==> flow/design.v <==
module blinky (
    input  logic CLK,     
    input  logic RX,      
    output logic TX,      
    output logic LED4,    
    output logic LED3,    
    output logic LED2,
    output logic LED1,
    output logic LED0
);
  logic [7:0] rx_data;
  logic       rx_valid;
  logic       tx_ready;
  logic [31:0] display_value = 32'h0000_0000;
  uart_rx uart_inst (
      .clk(CLK),
      .rx(RX),
      .data(rx_data),
      .valid(rx_valid)
  );
  uart_tx tx_inst (
      .clk(CLK),
      .data(rx_data),
      .valid(rx_valid),
      .tx(TX),
      .ready(tx_ready)
  );
  always_ff @(posedge CLK) begin
    if (rx_valid) begin
      display_value <= {display_value[23:0], rx_data};
    end
  end
  led_nibble_display display_inst (
      .clk(CLK),
      .value(display_value),
      .leds({LED3, LED2, LED1, LED0}),
      .led_pos(LED4)
  );
endmodule
module led_nibble_display (
    input  logic        clk,       
    input  logic [31:0] value,     
    output logic [3:0]  leds,      
    output logic        led_pos    
);
  localparam NIBBLE_CYCLES = 6_000_000;
  logic [22:0] counter = '0;
  logic [2:0] nibble_sel = '0;
  logic [3:0] current_nibble;
  logic [7:0] duty;
  localparam FLASH_CYCLES = 1_200_000;
  always_ff @(posedge clk) begin
    if (counter >= (NIBBLE_CYCLES - 1)) begin
      counter <= '0;
      nibble_sel <= nibble_sel + 1'd1;
    end else begin
      counter <= counter + 1'd1;
    end
  end
  logic flash_active;
  assign flash_active = (counter < FLASH_CYCLES);
  always_comb begin
    case (nibble_sel)
      3'd0: current_nibble = value[31:28];   
      3'd1: current_nibble = value[27:24];   
      3'd2: current_nibble = value[23:20];   
      3'd3: current_nibble = value[19:16];   
      3'd4: current_nibble = value[15:12];   
      3'd5: current_nibble = value[11:8];    
      3'd6: current_nibble = value[7:4];     
      3'd7: current_nibble = value[3:0];     
    endcase
  end
  always_comb begin
    case (nibble_sel)
      3'd0: duty = 8'd255;   
      3'd1: duty = 8'd180;   
      3'd2: duty = 8'd120;   
      3'd3: duty = 8'd75;    
      3'd4: duty = 8'd45;    
      3'd5: duty = 8'd25;    
      3'd6: duty = 8'd10;    
      3'd7: duty = 8'd0;     
    endcase
  end
  assign leds = current_nibble;
  logic [7:0] effective_duty;
  assign effective_duty = flash_active ? 8'd255 : duty;
  pwm #(.WIDTH(8)) pwm_inst (
      .clk(clk),
      .duty(effective_duty),
      .out(led_pos)
  );
endmodule
module pwm #(
    parameter WIDTH = 8   
)(
    input  logic             clk,
    input  logic [WIDTH-1:0] duty,   
    output logic             out
);
  logic [WIDTH-1:0] counter = '0;
  always_ff @(posedge clk) counter <= counter + 1'd1;
  assign out = (counter < duty);
endmodule
module uart_rx #(
    parameter CLK_FREQ = 12_000_000,
    parameter BAUD_RATE = 115200
) (
    input  logic       clk,
    input  logic       rx,         
    output logic [7:0] data,       
    output logic       valid       
);
  localparam logic [6:0] CYCLES_PER_BIT = 7'(CLK_FREQ / BAUD_RATE);   
  typedef enum logic [1:0] {
    IDLE,
    START,
    DATA,
    STOP
  } state_t;
  state_t state = IDLE;
  logic [6:0] cycle_count = '0;       
  logic [2:0] bit_index = '0;         
  logic [7:0] shift_reg = '0;         
  logic rx_sync1 = 1'b1;
  logic rx_sync2 = 1'b1;
  always_ff @(posedge clk) begin
    rx_sync1 <= rx;
    rx_sync2 <= rx_sync1;
  end
  always_ff @(posedge clk) begin
    valid <= 1'b0;   
    case (state)
      IDLE: begin
        cycle_count <= '0;
        bit_index <= '0;
        if (rx_sync2 == 1'b0) begin
          state <= START;
        end
      end
      START: begin
        if (cycle_count == (CYCLES_PER_BIT / 2) - 1) begin
          if (rx_sync2 == 1'b0) begin
            cycle_count <= '0;
            state <= DATA;
          end else begin
            state <= IDLE;
          end
        end else begin
          cycle_count <= cycle_count + 1'd1;
        end
      end
      DATA: begin
        if (cycle_count == CYCLES_PER_BIT - 1) begin
          shift_reg <= {rx_sync2, shift_reg[7:1]};
          cycle_count <= '0;
          if (bit_index == 3'd7) begin
            state <= STOP;
          end else begin
            bit_index <= bit_index + 1'd1;
          end
        end else begin
          cycle_count <= cycle_count + 1'd1;
        end
      end
      STOP: begin
        if (cycle_count == CYCLES_PER_BIT - 1) begin
          if (rx_sync2 == 1'b1) begin
            data <= shift_reg;
            valid <= 1'b1;
          end
          state <= IDLE;
        end else begin
          cycle_count <= cycle_count + 1'd1;
        end
      end
    endcase
  end
endmodule
module uart_tx #(
    parameter CLK_FREQ = 12_000_000,
    parameter BAUD_RATE = 115200
) (
    input  logic       clk,
    input  logic [7:0] data,       
    input  logic       valid,      
    output logic       tx,         
    output logic       ready       
);
  localparam logic [6:0] CYCLES_PER_BIT = 7'(CLK_FREQ / BAUD_RATE);   
  typedef enum logic [1:0] {
    IDLE,
    START,
    DATA,
    STOP
  } state_t;
  state_t state = IDLE;
  logic [6:0] cycle_count = '0;       
  logic [2:0] bit_index = '0;         
  logic [7:0] shift_reg = '0;         
  assign ready = (state == IDLE);
  always_ff @(posedge clk) begin
    case (state)
      IDLE: begin
        tx <= 1'b1;   
        cycle_count <= '0;
        bit_index <= '0;
        if (valid) begin
          shift_reg <= data;
          state <= START;
        end
      end
      START: begin
        tx <= 1'b0;   
        if (cycle_count == CYCLES_PER_BIT - 1) begin
          cycle_count <= '0;
          state <= DATA;
        end else begin
          cycle_count <= cycle_count + 1'd1;
        end
      end
      DATA: begin
        tx <= shift_reg[0];   
        if (cycle_count == CYCLES_PER_BIT - 1) begin
          cycle_count <= '0;
          shift_reg <= {1'b0, shift_reg[7:1]};   
          if (bit_index == 3'd7) begin
            state <= STOP;
          end else begin
            bit_index <= bit_index + 1'd1;
          end
        end else begin
          cycle_count <= cycle_count + 1'd1;
        end
      end
      STOP: begin
        tx <= 1'b1;   
        if (cycle_count == CYCLES_PER_BIT - 1) begin
          state <= IDLE;
        end else begin
          cycle_count <= cycle_count + 1'd1;
        end
      end
    endcase
  end
endmodule
# From RTL to reports: blinky
# Tool output for the design above, in the order of the flow.
# Line numbers count from 1 in the design file above.
# Library cell names are shortened.
# The mark -- stands for no value.
# setup
top	blinky
clock_port	CLK
cell_library	sky130hd
pvt_corner	tt_025C_1v80

# Word-level counts
# Source: Yosys, flattened and elaborated, memories not mapped. Widths are those after wreduce. Registers that Yosys merges into a memory's read port (data or address) are not register bits. Print and check cells do not count. Equal cells are merged and count once.
# Yosys's memory passes give these memory sizes; they may raise the number of words (mostly to a power of two), join words into wider ones and drop unused or constant bits.
# bits
mem_bits_rw	0
word_cells	114
latch_bits	0
clocked_rd_ports_x_width	0
mem_bits_ro	64
regBits	118
n_memories	1
out_inout_bits	6
input_bits	2
# memory_table
name	words	word_bits	rd	write_ports	line_no	text
(name not given)	8	8	1	0	75	case (nibble_sel)
# op_classes
n_mux	34
div	0
shift	0
equal	33
n_logic	0
reduce_and_logical	19
addsub	7
n_mul	0
cmp	3
# ops
op	count
7-bit 2-to-1 mux	6
4-bit case mux with 8-bit select	1
7-bit case mux with 4-bit select	1
8-bit 2-to-1 mux	3
23-bit by 1-bit adder with 23-bit output with constant B	1
23-bit by 21-bit less-than comparator with 1-bit output with constant B	1
23-bit greater-or-equal comparator with constant B	1
2-bit 2-to-1 mux	11
7-bit case mux with 3-bit select	1
3-bit == test with constant B	6
2-bit by 1-bit != test with 1-bit output with constant B	8
8-bit case mux with 2-bit select	1
2-bit case mux with 4-bit select	2
3-bit AND reduction	5
7-bit by 1-bit adder with 7-bit output with constant B	2
7-bit == test with constant B	2
2-bit != test with constant B	6
6-bit AND reduction	2
3-bit case mux with 2-bit select	2
3-bit 2-to-1 mux	4
3-bit by 1-bit adder with 3-bit output with constant B	3
2-bit == test with constant B	4
4-bit nonzero test	2
8-bit by 1-bit adder with 8-bit output with constant B	1
8-bit less-than comparator	1
7-bit by 6-bit == test with 1-bit output with constant B	1
2-bit AND reduction	3
3-bit by 2-bit == test with 1-bit output with constant B	2
# Other operator kinds: 9; their cells: 13.

# Logic depth
# Yosys ltp: most cells in a row. Word level: on the elaborated netlist, between registers, memories and ports. Mapped: between sequential cells and ports; inverters and the memories' decode and read muxes count.
# depth
word_depth	4
abc_area	0
ltp_mapped	10
depth_no_buf	10

# Synthesis result
# Source: synth_stat.txt of the flow (Yosys; design flattened, memories mapped). It holds for the ABC_AREA given above (unset counts as 0); a run with the other value may have another netlist.
# Totals and module areas in this step are rounded.
# synth_totals
buf_cells	14
cell_count	449
seqArea_mm2	0.00319
flip_flops	118
area_mm2	0.00543
# types
cell	count	type_area_um2
edfxtp_1	83	2492.39
dfxtp_1	35	700.672
ha_1	29	362.848
nor2_1	44	165.158
xnor2_1	14	122.618
nand3_1	23	115.11
xor2_1	13	113.859
nor3_1	21	105.101
mux2_2	8	90.086
a21oi_1	16	80.077
o21ai_0	14	70.067
inv_1	18	67.565
nand2_1	17	63.811
a211oi_1	8	60.058
a211oi_2	4	50.048
o31ai_1	6	45.043
and3_1	7	43.792
a222oi_1	4	40.038
# Not listed: further types 37, cells in them 85.
# By module: a second synthesis without flattening, with its own total; a netlist apart from the flattened one above.
# unflattened
hier_cells	447
area_unflattened_mm2	0.00545
# Rows give one instance, submodules left out.
# modules
mod	cells	mod_area_mm2	seq_area_mm2	instances
led_nibble_display	203	0.00169	0.000551	1
uart_rx	80	0.00124	0.000901	1
uart_tx	81	0.0011	0.000621	1
blinky	32	0.000961	0.000961	1
pwm (WIDTH=8)	51	0.000454	0.00016	1

# Path before layout
# Path of least setup slack by OpenSTA after synthesis, without wires, with an ideal clock, recovery checks aside; 20% of the period is set as input and as output delay. Where synthesis merged equal registers, the netlist keeps one of their names.
# synth_path
path_kind	reg-to-output
start	reg display_inst.counter[19]
end	out LED4
launch_ns	0.000
period_ns	3.07
stages	10
arrival_time_ns	2.329
path_buffers	0
out_delay_ns	0.614
required_ns	2.456
delay_ns	2.329
setup_slack_ns	0.127
synth_period_reached_ns	2.943
# "delay_ns" is the arrival time less input delay plus setup time.
# At an output port there is no setup time.
# "stages": output pins that drive a net of the path, with the launching flip-flop's if there is one; two outputs of one cell count as two.
# "synth_period_reached_ns" is the clock period less the worst setup slack; recovery checks do not enter. This is arithmetic on one report: input and output delays are still those of the set period (20% each).
# The rows between start and end are the longest chain of elaborated cells between them; the timing report does not say that the signal goes this way. Where chains are equally long, one stands for them.
# A line is the first line of the expression or statement that the cell stems from. Yosys adds cells for indexed reads and writes and turns some case tables into memories.
# synth_between
path_cell_list	dfxtp_1 > nor4_1 > a21oi_1 > a31oi_1 > nor2_1 > ha_1 > and4_1 > o21ai_0 > a211o_1 > o221a_2
elab_chain_len	3
cells_between	3
lines_between	3
cone_classes	2 x compare; 1 x mux
# synth_lines
item	line_no	text
start: declaration	47	logic [22:0] counter = '0;
start: assignment	54	counter <= '0;
start: assignment	57	counter <= counter + 1'd1;
23-bit by 21-bit less-than comparator with 1-bit output	61	assign flash_active = (counter < FLASH_CYCLES);
8-bit 2-to-1 mux	88	assign effective_duty = flash_active ? 8'd255 : duty;
8-bit less-than comparator	104	assign out = (counter < duty);
end: declaration	5	output logic LED4,

# Worst path after layout
# Path of least setup slack in the final report of flow run A (OpenROAD, finished layout, wires in). Where an end is a register, its clock arrival counts in the times.
# layout_path
path_kind	reg-to-output
start	reg display_inst.nibble_sel[0]
end	out LED4
period_ns	4.04
arrival_time_ns	2.95
out_delay_ns	0.81
setup_slack_ns	0.28
launch_ns	0.40
path_buffers	1
required_ns	3.23
stages	12
# The rows between start and end are the longest chain of elaborated cells between them; the timing report does not say that the signal goes this way. Where chains are equally long, one stands for them.
# The chain passes a memory read, where the word-level depth is cut; so it can be longer than that depth.
# layout_between
path_cell_list	edfxtp_1 > inv_1 > ha_2 > nor2_1 > a21oi_1 > nor2_1 > ha_1 > and4_1 > o21ai_0 > a211o_1 > o221a_2 > dlygate4sd2_1
elab_chain_len	3
cells_between	3
lines_between	3
cone_classes	1 x compare; 1 x mux; 1 x memory
# layout_lines
item	line_no	text
start: declaration	48	logic [2:0] nibble_sel = '0;
start: assignment	55	nibble_sel <= nibble_sel + 1'd1;
memory 8 x 8 bit	75	case (nibble_sel)
8-bit 2-to-1 mux	88	assign effective_duty = flash_active ? 8'd255 : duty;
8-bit less-than comparator	104	assign out = (counter < duty);
end: declaration	5	output logic LED4,

## Implementation results

Below are 2 stored runs of the flow (Yosys, OpenROAD; platform sky130hd) on blinky, each with its settings and what was measured, unordered. Constraints: input delay and output delay 20% of the set period each, output load 0.01 pF.
"clock_period_reached_ns" means the clock period less the worst setup slack. The figure is calculated, with input and output delays left at 20% of the set period.
"worst_setup_path_time_ns": the worst setup path's part of the clock period (all of it between registers, 20% less for each end at a port) less its slack. A launch clock that arrives late makes it longer, a capture clock that arrives late makes it shorter.
By "power_w" is meant OpenSTA's value without simulated activity: inputs other than the clock are taken to toggle once in ten clock periods, and the tool carries that through the logic.
Values from the reports are rounded here.

Flow run A, flow files:
==> flow/run.sh <==
#!/bin/bash
# the make line also repeats the synthesis and layout settings of config.mk as NAME=value (left out here)
make -C /OpenROAD-flow-scripts/flow DESIGN_CONFIG=/design/flow/config.mk WORK_HOME=/design/flow/orfs CLKGATE_MAP_FILE= finish
==> flow/config.mk <==
export PLATFORM = sky130hd
export DESIGN_NAME = blinky
export DESIGN_NICKNAME = blinky
export VERILOG_FILES = /design/flow/design.v
export SDC_FILE = /design/flow/constraint.sdc
export NUM_CORES = 4
export LEC_CHECK = 0
export CAP_MARGIN = 20
export CORE_MARGIN = 2
export CORE_UTILIZATION = 35
export MAX_ROUTING_LAYER = met5
export MIN_ROUTING_LAYER = met1
export PLACE_DENSITY_LB_ADDON = 0.18
export SETUP_SLACK_MARGIN = 0.11
export SLEW_MARGIN = 20
==> flow/constraint.sdc <==
create_clock -name core_clock -period 4.04 [get_ports {CLK}]
set_input_delay 0.8080 -clock core_clock [delete_from_list [all_inputs] [get_ports {CLK}]]
set_output_delay 0.8080 -clock core_clock [all_outputs]
set_load 0.01 [all_outputs]

==> results of flow run A, as CSV <==
result,value
clock_period_reached_ns,3.756
power_w,0.00288
worst_hold_slack_ns,0.331
synthArea_mm2,0.00543
worst_setup_path_time_ns,2.95
worst_path_kind,"reg-to-output"
finalCellArea_mm2,0.00636
fin_ws_ns,0.284
die_mm2,0.0165
setup_tns_ns,0.000
layout_utilization_frac,0.419

Flow run B, flow files:
==> flow/run.sh <==
#!/bin/bash
# the make line also repeats the synthesis and layout settings of config.mk as NAME=value (left out here)
make -C /OpenROAD-flow-scripts/flow DESIGN_CONFIG=/design/flow/config.mk WORK_HOME=/design/flow/orfs CLKGATE_MAP_FILE= finish
==> flow/config.mk <==
export PLATFORM = sky130hd
export DESIGN_NAME = blinky
export DESIGN_NICKNAME = blinky
export VERILOG_FILES = /design/flow/design.v
export SDC_FILE = /design/flow/constraint.sdc
export NUM_CORES = 4
export LEC_CHECK = 0
export CAP_MARGIN = 20
export CORE_ASPECT_RATIO = 1.68
export CORE_MARGIN = 2
export CORE_UTILIZATION = 63
export CTS_CLUSTER_DIAMETER = 82
export CTS_CLUSTER_SIZE = 39
export GPL_ROUTABILITY_DRIVEN = 0
export HOLD_SLACK_MARGIN = 0.03
export MAX_ROUTING_LAYER = met5
export MIN_ROUTING_LAYER = met1
export SETUP_SLACK_MARGIN = 0.41
export SLEW_MARGIN = 20
==> flow/constraint.sdc <==
create_clock -name core_clock -period 3.51 [get_ports {CLK}]
set_input_delay 0.7020 -clock core_clock [delete_from_list [all_inputs] [get_ports {CLK}]]
set_output_delay 0.7020 -clock core_clock [all_outputs]
set_load 0.01 [all_outputs]

==> results of flow run B, as CSV <==
result,value
clock_period_reached_ns,3.337
power_w,0.00313
worst_hold_slack_ns,0.331
synthArea_mm2,0.00543
worst_setup_path_time_ns,2.63
worst_path_kind,"reg-to-output"
finalCellArea_mm2,0.00648
fin_ws_ns,0.173
die_mm2,0.00939
setup_tns_ns,0.000
layout_utilization_frac,0.783
